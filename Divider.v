==> flow/design.v <==
`timescale 1ns/1ns
module Divider( clk, dataA, dataB, Signal, dataOut, reset );
input clk ;
input reset ;
input [31:0] dataA ;
input [31:0] dataB ;
input [5:0] Signal ;
output [63:0] dataOut ;
reg [63:0] temp ;
reg [63:0] divr ;
reg [63:0] rem ;
parameter DIVU = 6'b011011;
parameter OUT = 6'b111111;
reg[31:0] quot ;
always @( Signal )
	begin
		if ( Signal == DIVU ) begin
			rem = {32'h00000000,dataA};
			divr = {dataB,32'h00000000};
		end
	end
always @( posedge clk ) begin
	if( reset == 1 )
		begin
			temp = 64'b0 ;
			quot = 32'b0 ;
		end
	if(Signal==DIVU)
		begin
			rem = rem - divr ;		
			if( rem[63] == 1'b0  )
				begin
					quot = {quot[30:0],1'b1} ;
				end			
			else
				begin
					rem = rem + divr ;
					quot = {quot[30:0],1'b0} ;	
				end
			divr = {1'b0,divr[63:1]} ;
		end
	else if(Signal==OUT)
		begin
			temp = {quot,rem[31:0]} ;
		end
end
assign	dataOut = temp ;
endmodule
======== Reports on Divider ========
What the tools print for Divider, step after step.
Lines are those of the file above, counted from 1.
Library cell names are shortened.
A cell with n/a has no value.
inputs
  top module .............................. Divider
  clock input ............................. clk
  standard-cell library ................... sky130hd
  corner .................................. tt_025C_1v80

======== Word-level counts ========
Counts by Yosys on the flattened word-level netlist (proc, flatten, opt, wreduce; memories kept). Register bits leave out memories and registers merged into their read ports (data or address). Print and check cells are left out. Cells with the same type and inputs are merged into one.
bit counts
  register bits ........................... 96
  input bits .............................. 72
  output and inout bits ................... 64
  word-level cells ........................ 10
cells by class
  eq/ne operators ......................... 2
  multiplexer cells ....................... 5
operator list
  cell                                                            number
  64-bit 2-to-1 mux                                               3
  32-bit 2-to-1 mux                                               2
  6-bit by 5-bit equality test with 1-bit output with constant B  1
  6-bit equality test with constant B                             1

======== Depth ========
Depth = most cells in a row (Yosys ltp): at word level without a register or memory, in the mapped netlist without a sequential cell, where the memories' decode and read muxes count.
logic depth
  word-level depth ........................ 3
  ABC_AREA ................................ 0
  gate-level depth with buffers ........... 5
  mapped depth without buffers ............ 3

======== Synthesis result ========
Yosys stat after the flow's synthesis: flattened, memories mapped to cells. It holds for the ABC_AREA given above (unset counts as 0); a run with the other value may have another netlist.
Totals and module areas in this step are rounded.
cells by type
  type      number  area in all (um2)
  dfxtp_1   96      1.92E+03
  mux2i_1   31      310.298
  and2_1    33      206.448
  nand2b_1  32      200.192
  a21oi_1   32      160.154
  nand3_1   32      160.154
  o21ai_0   32      160.154
  buf_2     11      55.053
  buf_8     3       45.043
  clkbuf_1  11      41.29
  nand4_4   1       21.27
  a21oi_4   1       16.266
  nor3_4    1       16.266
  buf_4     2       15.014
  and4_1    1       8.758
  o31ai_1   1       7.507
  nand2_1   1       3.754
synthesis totals
  cells in the netlist .................... 321
  cell area after synthesis ............... 3350 um2
  sequential part of the area ............. 1920 um2
  mapped flip-flops ....................... 96
  buffer cells ............................ 27

======== Worst setup path after synthesis ========
OpenSTA on the mapped netlist: ideal clock, no wires. The path of least setup slack (recovery checks aside). Input and output delay are each 20% of the period. Register names are those of the netlist, which keeps one name where synthesis merged equal registers.
path post-synthesis
  path kind ............................... input-to-reg
  from .................................... input port Signal[1]
  to ...................................... register quot[10]
  clock period ............................ 0.957 ns
  external input delay .................... 0.191 ns
  setup time .............................. 0.072 ns
  time at the first pin ................... 0.191 ns
  arrival time ............................ 0.950 ns
  data required time ...................... 0.885 ns
  slack ................................... -0.065 ns
  delay of the path ....................... 0.831 ns
  stages .................................. 4
  path buffers ............................ 1
  synthesis period reached ................ 1.022 ns
"delay of the path" = arrival - input delay + setup time.
"stages" counts driving pins, that of a launching flip-flop among them; a cell with two outputs on the path counts twice.
"synthesis period reached" is the clock period less the worst setup slack; recovery checks do not enter. This is arithmetic on one report: input and output delays are still those of the set period (20% each).
Between the ends stands the longest chain of elaborated cells between them, by number of cells; it is not shown to be the way that was timed. Of several equally long chains one is given.
Each line given opens the expression or statement behind the cell; cells for indexed reads and writes are added by Yosys, which also makes memories of some case tables.
At most two assigning lines are given for a register; there are more.
between the ends, post-synthesis
  path through ............................ nand4_4 > nor3_4 > buf_8 > mux2i_1
  length of the longest elaborated chain .. 2
  elaborated cells between the ends (all ways) .. 2
  classes of those cells .................. 1 x eq/ne; 1 x mux
RTL lines, path post-synthesis
  what                                            RTL line  RTL
  from (decl)                                     7         input [5:0] Signal ;
  6-bit by 5-bit equality test with 1-bit output  28        if(Signal==DIVU)
  32-bit 2-to-1 mux                               28
  to (assign)                                     33        quot = {quot[30:0],1'b1} ;
  to (assign)                                     38        quot = {quot[30:0],1'b0} ;
  to (decl)                                       14        reg[31:0] quot ;

======== Timing after layout ========
From the final timing report of stored run 1: the path of least setup slack in the routed layout; clock arrival at registers is part of the times.
path post-layout
  path kind ............................... reg-to-output
  from .................................... register temp[16]
  to ...................................... output port dataOut[16]
  clock period ............................ 1.02 ns
  external output delay ................... 0.20 ns
  time at the first pin ................... 0.36 ns
  arrival time ............................ 0.81 ns
  data required time ...................... 0.82 ns
  slack ................................... 0.00 ns
  stages .................................. 2
  path buffers ............................ 1
between the ends, post-layout
  path through ............................ dfxtp_1 > buf_2
  length of the longest elaborated chain .. 0
  elaborated cells between the ends (all ways) .. 0
  source lines of those cells ............. 0
RTL lines, path post-layout
  what           RTL line  RTL
  from (decl)    9         reg [63:0] temp ;
  from (assign)  25        temp = 64'b0 ;
  from (assign)  44        temp = {quot,rem[31:0]} ;
  to (decl)      8         output [63:0] dataOut ;

FLOW RESULTS
============

Divider through Yosys and OpenROAD on sky130hd: 2 stored runs, unordered, with their settings and measured results. The constraints put input and output delay at 20% of the set period each and load the outputs with 0.01 pF.
"period achieved": clock period set for the run, less the worst setup slack. It is reckoned from that one timing run; input and output delays stay at 20% of the period that was set.
By "power consumption" is meant OpenSTA's value without simulated activity: inputs other than the clock are taken to toggle once in ten clock periods, and the tool carries that through the logic.
Results are given in rounded form.

---- stored run 1 ----
settings
  period_ns = 1.02
  CORE_UTILIZATION = 44
  PLACE_DENSITY_LB_ADDON = 0.25
  CORE_ASPECT_RATIO = 0.81
  CTS_CLUSTER_DIAMETER = 72
  CAP_MARGIN = 10
  MAX_ROUTING_LAYER = met5
  CORE_MARGIN = 2
  SLEW_MARGIN = 20
results
  setup slack of the worst path ........... 0.003 ns
  worst-case hold slack ................... 0.194 ns
  power consumption ....................... 6.77 mW
  utilization of the finished layout ...... 63.5 %
  die outline area ........................ 8330 um2
  total negative slack .................... 0.000 ns
  Yosys chip area after synthesis ......... 3350 um2
  period achieved ......................... 1.017 ns

---- stored run 2 ----
settings
  period_ns = 0.74
  CORE_UTILIZATION = 49
  SETUP_SLACK_MARGIN = -0.06
  PLACE_DENSITY_LB_ADDON = 0.12
  CORE_MARGIN = 3
  CTS_CLUSTER_DIAMETER = 360
  SLEW_MARGIN = 20
  MAX_ROUTING_LAYER = met5
  CAP_MARGIN = 20
results
  setup slack of the worst path ........... -0.224 ns
  worst-case hold slack ................... 0.219 ns
  power consumption ....................... 9.20 mW
  utilization of the finished layout ...... 75.9 %
  die outline area ........................ 7860 um2
  total negative slack .................... -15.9 ns
  Yosys chip area after synthesis ......... 3350 um2
  period achieved ......................... 0.964 ns
